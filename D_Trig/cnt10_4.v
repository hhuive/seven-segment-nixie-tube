==> flow/design.v <==
module cnt10_4 (Clk,Reset,Q0,Q1,Q2,Q3);
wire En0,En1,En2,En3;
input Clk,Reset ;
output [3:0] Q0,Q1,Q2,Q3;
assign En0=1;
assign En1=Full0;
assign En2=Full0&Full1;     
assign En3=Full0&Full1&Full2;  
cnt_10 U0 (	.Clk(Clk),.Reset(Reset),.En(En0),.Q(Q0),.Full(Full0)) ; 
cnt_10 U1 (	.Clk(Clk),.Reset(Reset),.En(En1),.Q(Q1),.Full(Full1)) ; 
cnt_10 U2 (	.Clk(Clk),.Reset(Reset),.En(En2),.Q(Q2),.Full(Full2)) ;
cnt_10 U3 (	.Clk(Clk),.Reset(Reset),.En(En3),.Q(Q3),.Full(Full3)) ;
endmodule
module cnt_10(Clk,Reset,En,Q,Full);
input Clk, Reset, En ;
output [ 3:0] Q;
output Full;
reg [ 3:0] Qint;
always@(posedge Clk or posedge Reset)
begin
		if (Reset)
				Qint<=0;
		else if(En)
				begin
					if (Qint==9)
						Qint<=0;
					else
							Qint<=Qint+1;
				end
end
assign Q=Qint;
assign Full=(Qint==9)?1:0;
endmodule
From RTL to reports: cnt10_4

The steps from the RTL of cnt10_4 to its reports follow in flow order.
Line numbers count from 1 in the design file above.
Operators carry their Yosys type and port widths (W data, S select, Z words).
The mark - stands for no value.

Design top: cnt10_4
Clock: Clk
Standard-cell library: sky130hd
Corner: tt_025C_1v80

Elaborated design

Counts by Yosys on the flattened word-level netlist (proc, flatten, opt, wreduce; memories kept). Register bits leave out memories and registers merged into their read ports (data or address); mux counts leave out enables and synchronous resets folded into registers. Print and check cells are left out. Cells with the same type and inputs are merged into one.

Add/sub/neg operators: 4
Eq/ne operators: 4
Mux-type cells: 7
Bitwise logic cells: 2

Operator list:

| operator              | count |
| $add A4 B1 Y4 const B | 4 |
| $eq A4 B4 Y1 const B  | 4 |
| $mux W4               | 4 |
| $mux W1               | 3 |
| $and A1 B1 Y1         | 2 |

Register bits after elaboration: 16
Bits of input ports: 2

Longest topological paths

Depth = most cells in a row (Yosys ltp): at word level without a register or memory, in the mapped netlist without a sequential cell, where the memories' decode and read muxes count.

Depth in word-level cells: 4
ABC_AREA: 1
Mapped depth: 8
Mapped depth without buffers: 7

Mapped cells and area

Yosys stat after the flow's synthesis: flattened, memories mapped to cells. It holds for the ABC_AREA given above (unset counts as 0); a run with the other value may have another netlist.

Cell types:

| cell                     | count |
| sky130_fd_sc_hd__dfrtp_1 | 16 |
| sky130_fd_sc_hd__nand2_1 | 36 |
| sky130_fd_sc_hd__inv_1   | 15 |
| sky130_fd_sc_hd__nand3_1 | 9 |
| sky130_fd_sc_hd__xor2_1  | 5 |
| sky130_fd_sc_hd__nor2_4  | 3 |
| sky130_fd_sc_hd__nor2_1  | 8 |
| sky130_fd_sc_hd__o21ai_1 | 6 |
| sky130_fd_sc_hd__nand2_2 | 2 |
| sky130_fd_sc_hd__nand4_1 | 2 |
| sky130_fd_sc_hd__buf_6   | 1 |
| sky130_fd_sc_hd__inv_2   | 3 |
| sky130_fd_sc_hd__nand2_4 | 1 |
| sky130_fd_sc_hd__nand3_2 | 1 |
| sky130_fd_sc_hd__o21ai_0 | 2 |
| sky130_fd_sc_hd__a21oi_1 | 1 |

Cells in the netlist: 111
Cell area after synthesis: 0.0008583 mm²
Sequential area: 0.0004004 mm²
Mapped flip-flops: 16

Timing after synthesis

Path of least setup slack by OpenSTA after synthesis, without wires, with an ideal clock, recovery checks aside; 20% of the period is set as input and as output delay. Where synthesis merged equal registers, the netlist keeps one of their names.

Kind: register to register
Start point: register U0.Qint[2]
End point: register U3.Qint[0]
Period: 1.48 ns
Launch time at the first pin: 0.000 ns
Arrival time: 1.042 ns
Required time: 1.363 ns
Path slack: 0.321 ns
Delay of the path: 1.159 ns
Stages: 8
Synthesis period reached: 1.159 ns

"delay of the path" = arrival - input delay + setup time.
"stages" counts driving pins, that of a launching flip-flop among them; a cell with two outputs on the path counts twice.
"synthesis period reached" is the clock period less the worst setup slack; recovery checks do not enter. This is arithmetic on one report: input and output delays are still those of the set period (20% each).
Between the ends stands the longest chain of elaborated cells between them, by number of cells; it is not shown to be the way that was timed. Of several equally long chains one is given.
Each line given opens the expression or statement behind the cell; cells for indexed reads and writes are added by Yosys, which also makes memories of some case tables.
A register here has more assigning lines than the two given.

Cells stage by stage: sky130_fd_sc_hd__dfrtp_1 sky130_fd_sc_hd__inv_1 sky130_fd_sc_hd__nand2_1 sky130_fd_sc_hd__nor2_4 sky130_fd_sc_hd__buf_6 sky130_fd_sc_hd__nand3_2 sky130_fd_sc_hd__nand2_1 sky130_fd_sc_hd__nand2_1
Cells in the longest elaborated chain: 4
Elaborated cells between the ends (all ways): 4
Those cells by class: 1 x eq/ne; 1 x mux; 2 x logic

RTL lines, path after synthesis:

| item             | RTL line | text |
| start, declared  | 18       | `reg [ 3:0] Qint;` |
| start, assigned  | 22       | `Qint<=0;` |
| start, assigned  | 28       | `Qint<=Qint+1;` |
| $eq A4 B4 Y1     | 32       | `assign Full=(Qint==9)?1:0;` |
| $mux W1          | 32       |  |
| $and A1 B1 Y1 x2 | 8        | `assign En3=Full0&Full1&Full2;` |
| end, assigned    | 22       |  |
| end, assigned    | 28       |  |
| end, declared    | 18       |  |

Path in the finished layout

From the final timing report of entry B: the path of least setup slack in the routed layout; clock arrival at registers is part of the times.

Kind: register to output
Start point: register U1.Qint[1]
End point: output Q1[1]
Period: 1.55 ns
External output delay: 0.31 ns
Launch time at the first pin: 0.28 ns
Arrival time: 1.19 ns
Required time: 1.24 ns
Path slack: 0.05 ns
Stages: 2

A register here has more assigning lines than the two given.

Cells stage by stage: sky130_fd_sc_hd__dfrtp_1 sky130_fd_sc_hd__clkdlybuf4s50_1
Cells in the longest elaborated chain: 0
Elaborated cells between the ends (all ways): 0
RTL lines with such cells: 0

RTL lines, path after layout:

| item            | RTL line | text |
| start, declared | 18       | `reg [ 3:0] Qint;` |
| start, assigned | 22       | `Qint<=0;` |
| start, assigned | 28       | `Qint<=Qint+1;` |
| end, declared   | 4        | `output [3:0] Q0,Q1,Q2,Q3;` |

==> runs of cnt10_4 <==
Record of 2 stored runs of the RTL-to-layout flow on cnt10_4, platform sky130hd. The runs are unordered. Constraints: input delay and output delay 20% of the set period each, output load 0.01 pF.
"achieved period" is the run's clock period less its worst setup slack. It is reckoned from that one timing run; input and output delays stay at 20% of the period that was set.
Among the settings, - means not set for that run.
Among the results, - means that no value is shown for the run.

| name                                | entry A | entry B   |
| period_ns                           | 0.863   | 1.55      |
| CORE_UTILIZATION                    | 68      | 44        |
| CELL_PAD_IN_SITES_GLOBAL_PLACEMENT  | 3       | -         |
| GPL_ROUTABILITY_DRIVEN              | 1       | -         |
| CTS_CLUSTER_DIAMETER                | 372     | -         |
| SLEW_MARGIN                         | 20      | 20        |
| CAP_MARGIN                          | 20      | 35        |
| CORE_MARGIN                         | 2       | 2         |
| PLACE_DENSITY_LB_ADDON              | -       | 0.12      |
| HOLD_SLACK_MARGIN                   | -       | -0.07     |
| ABC_AREA                            | -       | 1         |
| GPL_TIMING_DRIVEN                   | -       | 0         |
| MAX_ROUTING_LAYER                   | -       | met4      |
| die footprint (mm²)                 | -       | 0.0023199 |
| synthesis area (mm²)                | -       | 0.0008583 |
| worst setup slack after layout (ns) | -       | 0.049     |
| setup TNS (ns)                      | -       | 0.000     |
| final design utilization (%)        | -       | 67.7      |
| achieved period (ns)                | -       | 1.501     |

Entry A: stopped before the end: placement reported GPL-0301
